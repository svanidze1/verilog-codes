==> flow/design.v <==
module lab13 (
    input wire Clock,               
    input wire Reset,              
    input wire S,                   
    input wire [31:0] next_pc,      
    input wire [31:0] data_addr_in, 
    input wire [31:0] data_in,      
    output reg [31:0] PC_out,       
    output reg [31:0] Iout,         
    output reg [31:0] Mout,         
    output reg E                    
);
  always @(posedge Clock or posedge Reset) begin
    if (Reset) begin
      E <= 0;
    end else begin
      E <= ~E;
    end
  end
  reg [31:0] PC;
  always @(posedge Clock or posedge Reset) begin
    if (Reset) begin
      PC <= 0;
    end else if (~E) begin
      PC <= PC + 4;
    end
  end
  always @(posedge Clock or posedge Reset) begin
    if (Reset) begin
      PC_out <= 0;
    end else begin
      PC_out <= PC;
    end
  end
  reg [31:0] memory[255:0];
  always @(posedge Clock or posedge Reset) begin
    if (Reset) begin
      Mout <= 32'b0;
    end else if (E) begin
      Mout <= memory[data_addr_in[31:2]];
    end else begin
      Mout <= memory[PC[31:2]];
    end
  end
  always @(posedge Clock or posedge Reset) begin
    if (Reset) begin
      Iout <= 32'b0;
    end else if (~E) begin
      Iout <= memory[PC[31:2]];
    end
  end
endmodule
Reports on lab13. What the tools print for lab13, step after step. Line numbers count from 1 in the design file above. The mark - stands for no value.

Top module: lab13. Clock input: Clock. Standard-cell library: sky130hd. Timing corner: tt_025C_1v80.

After elaboration. Source: Yosys, flattened and elaborated, memories not mapped. Widths are those after wreduce; folded enables and synchronous resets count as part of the registers. Registers that Yosys merges into a memory's read port (data or address) are not register bits. Print and check cells do not count. Equal cells are merged and count once.

For register bits the number is 129. For bits of input ports the number is 99. For output and inout port bits the number is 97. The entry for cells after elaboration reads 8.

The entry for add/sub/neg operators reads 1. Mux-type cells: 1. Bitwise gates (word level): 1.

Operators with widths (count): 32-bit by 3-bit adder with 32-bit output (second input constant) (1); 32-bit 2-to-1 mux (1); 1-bit NOT (1).

Logic depth. Yosys ltp: most cells in a row. Word level: on the elaborated netlist, between registers, memories and ports. Mapped: between sequential cells and ports; inverters and the memories' decode and read muxes count.

The entry for depth after elaboration reads 1. Under ABC_AREA stands 0. For gate-level depth with buffers the number is 6.

Synthesis result. Source: synth_stat.txt of the flow (Yosys; design flattened, memories mapped). It holds for the ABC_AREA given above (unset counts as 0); a run with the other value may have another netlist.

Cell types: sky130_fd_sc_hd__dfrtp_1 (count 61, total area 1.53E+03 um2); sky130_fd_sc_hd__buf_4 (count 66, total area 495.475 um2); sky130_fd_sc_hd__xor2_1 (count 16, total area 140.134 um2); sky130_fd_sc_hd__xnor2_1 (count 13, total area 113.859 um2); sky130_fd_sc_hd__nand2_1 (count 12, total area 45.043 um2); sky130_fd_sc_hd__nor4_4 (count 2, total area 42.541 um2); sky130_fd_sc_hd__and4_1 (count 4, total area 35.034 um2); sky130_fd_sc_hd__nand3_1 (count 7, total area 35.034 um2); sky130_fd_sc_hd__nor3_1 (count 7, total area 35.034 um2); sky130_fd_sc_hd__nor2_1 (count 7, total area 26.275 um2); sky130_fd_sc_hd__nand4_1 (count 4, total area 25.024 um2); sky130_fd_sc_hd__nand4b_4 (count 1, total area 23.773 um2); sky130_fd_sc_hd__inv_1 (count 6, total area 22.522 um2); sky130_fd_sc_hd__nor3b_1 (count 2, total area 15.014 um2); sky130_fd_sc_hd__ha_1 (count 1, total area 12.512 um2); sky130_fd_sc_hd__nor4_2 (count 1, total area 12.512 um2); sky130_fd_sc_hd__or3_1 (count 2, total area 12.512 um2); sky130_fd_sc_hd__buf_6 (count 1, total area 11.261 um2).

Other cell types: 7; their cells: 7.

Under cell count stands 220. For chip area (Yosys) the number is 2678.8 um2. For flip-flops the number is 61. Under buffer cells stands 68.

Timing after synthesis. OpenSTA on the mapped netlist: ideal clock, no wires. The path of least setup slack (recovery checks aside). Input and output delay are each 20% of the period. Register names are those of the netlist, which keeps one name where synthesis merged equal registers.

Path kind: register to register. From: reg E. To: reg PC[29]. The figure for period is 2110 ps. Arrival: 1570 ps. Under slack stands 460 ps. The figure for path delay is 1650 ps. Under stages on the path stands 6. For path buffers the number is 1. Under synthesis period reached stands 1650 ps.

"path delay" is the arrival time less input delay plus setup time. "stages on the path": output pins that drive a net of the path, with the launching flip-flop's if there is one; two outputs of one cell count as two. "synthesis period reached" is the clock period less the worst setup slack; recovery checks do not enter. This is arithmetic on one report: input and output delays are still those of the set period (20% each).

Cell sequence: sky130_fd_sc_hd__dfrtp_1 -> sky130_fd_sc_hd__nand4b_4 -> sky130_fd_sc_hd__or3_1 -> sky130_fd_sc_hd__buf_6 -> sky130_fd_sc_hd__nor4_2 -> sky130_fd_sc_hd__xnor2_1.

Ends and longest elaborated chain, post-synthesis: start, declared (RTL line 11) `output reg E`; start, assigned (RTL line 15) `E <= 0;`; start, assigned (RTL line 17) `E <= ~E;`; end, assigned (RTL line 23) `PC <= 0;`; end, assigned (RTL line 25) `PC <= PC + 4;`; end, declared (RTL line 20) `reg [31:0] PC;`.

No chain of elaborated cells between the ends is given.

Timing after layout. From the final timing report of run A: the path of least setup slack in the routed layout; clock arrival at registers is part of the times. The path's times are printed in steps of 10 ps; the period is the one set.

Path kind: register to output. From: reg E. To: out E. The figure for period is 2710 ps. The figure for external output delay is 540 ps. Arrival: 1380 ps. Under slack stands 790 ps. Under stages on the path stands 2. For path buffers the number is 1.

Cell sequence: sky130_fd_sc_hd__dfrtp_1 -> sky130_fd_sc_hd__clkdlybuf4s50_1. Under cells in the longest elaborated chain stands 0. For elaborated cells on any way between the ends the number is 0.

Ends and longest elaborated chain, post-layout: start, declared (RTL line 11) `output reg E`; start, assigned (RTL line 15) `E <= 0;`; start, assigned (RTL line 17) `E <= ~E;`; end, declared (RTL line 11).

Lab notebook: lab13

Measured data: module lab13, platform sky130hd, 2 stored runs of the flow under differing settings, order arbitrary. Input and output delays are each 20% of the period that was set; the output load is 0.01 pF. "period reached" means the clock period less the worst setup slack. The figure is calculated, with input and output delays left at 20% of the set period. "worst path time": the worst setup path's part of the clock period (all of it between registers, 20% less for each end at a port) less its slack. A launch clock that arrives late makes it longer, a capture clock that arrives late makes it shorter. "total power of the final layout" rests on the timing tool's default activity at the inputs, not on a simulated workload. "worst path time" is given in steps of 10 ps.

Files of run A:
==> flow/run.sh <==
#!/bin/bash
# the make line also repeats the synthesis and layout settings of config.mk as NAME=value (left out here)
make -C /OpenROAD-flow-scripts/flow DESIGN_CONFIG=/design/flow/config.mk WORK_HOME=/design/flow/orfs CLKGATE_MAP_FILE= finish
==> flow/config.mk <==
export PLATFORM = sky130hd
export DESIGN_NAME = lab13
export DESIGN_NICKNAME = lab13
export VERILOG_FILES = /design/flow/design.v
export SDC_FILE = /design/flow/constraint.sdc
export NUM_CORES = 4
export LEC_CHECK = 0
export CAP_MARGIN = 20
export CORE_MARGIN = 2
export CORE_UTILIZATION = 40
export SLEW_MARGIN = 20
==> flow/constraint.sdc <==
create_clock -name core_clock -period 2.71 [get_ports {Clock}]
set_input_delay 0.5420 -clock core_clock [delete_from_list [all_inputs] [get_ports {Clock}]]
set_output_delay 0.5420 -clock core_clock [all_outputs]
set_load 0.01 [all_outputs]

Results of run A. For the mapped cell area after synthesis the run shows 2678.8 um2. The overall die area stands at 7367.6 um2. The standard-cell area of the final layout reads 3072.9 um2. The utilization after routing is 47.8 %. The setup slack of the worst path comes to 791 ps. The setup TNS reads 0 ps. The worst hold slack reads 398 ps. The total power of the final layout stands at 1862 uW. The period reached stands at 1919 ps. The measured worst path time is 1380 ps. Type of the worst setup path: register to output.

Files of run B:
==> flow/run.sh <==
#!/bin/bash
# the make line also repeats the synthesis and layout settings of config.mk as NAME=value (left out here)
make -C /OpenROAD-flow-scripts/flow DESIGN_CONFIG=/design/flow/config.mk WORK_HOME=/design/flow/orfs CLKGATE_MAP_FILE= finish
==> flow/config.mk <==
export PLATFORM = sky130hd
export DESIGN_NAME = lab13
export DESIGN_NICKNAME = lab13
export VERILOG_FILES = /design/flow/design.v
export SDC_FILE = /design/flow/constraint.sdc
export NUM_CORES = 4
export LEC_CHECK = 0
export CAP_MARGIN = 5
export CORE_ASPECT_RATIO = 1.54
export CORE_MARGIN = 3
export CORE_UTILIZATION = 37
export MIN_ROUTING_LAYER = met2
export PLACE_DENSITY = 0.64
export SETUP_SLACK_MARGIN = 0.0
export SLEW_MARGIN = 20
export TNS_END_PERCENT = 85
==> flow/constraint.sdc <==
create_clock -name core_clock -period 1.74 [get_ports {Clock}]
set_input_delay 0.3480 -clock core_clock [delete_from_list [all_inputs] [get_ports {Clock}]]
set_output_delay 0.3480 -clock core_clock [all_outputs]
set_load 0.01 [all_outputs]

Results of run B. For the mapped cell area after synthesis the run shows 2678.8 um2. The overall die area stands at 8320.7 um2. The standard-cell area of the final layout reads 3154.3 um2. The utilization after routing is 46.0 %. The setup slack of the worst path comes to 59 ps. The setup TNS reads 0 ps. The worst hold slack reads 399 ps. The total power of the final layout stands at 2590 uW. The period reached stands at 1681 ps. The measured worst path time is 1680 ps. Type of the worst setup path: register to register.
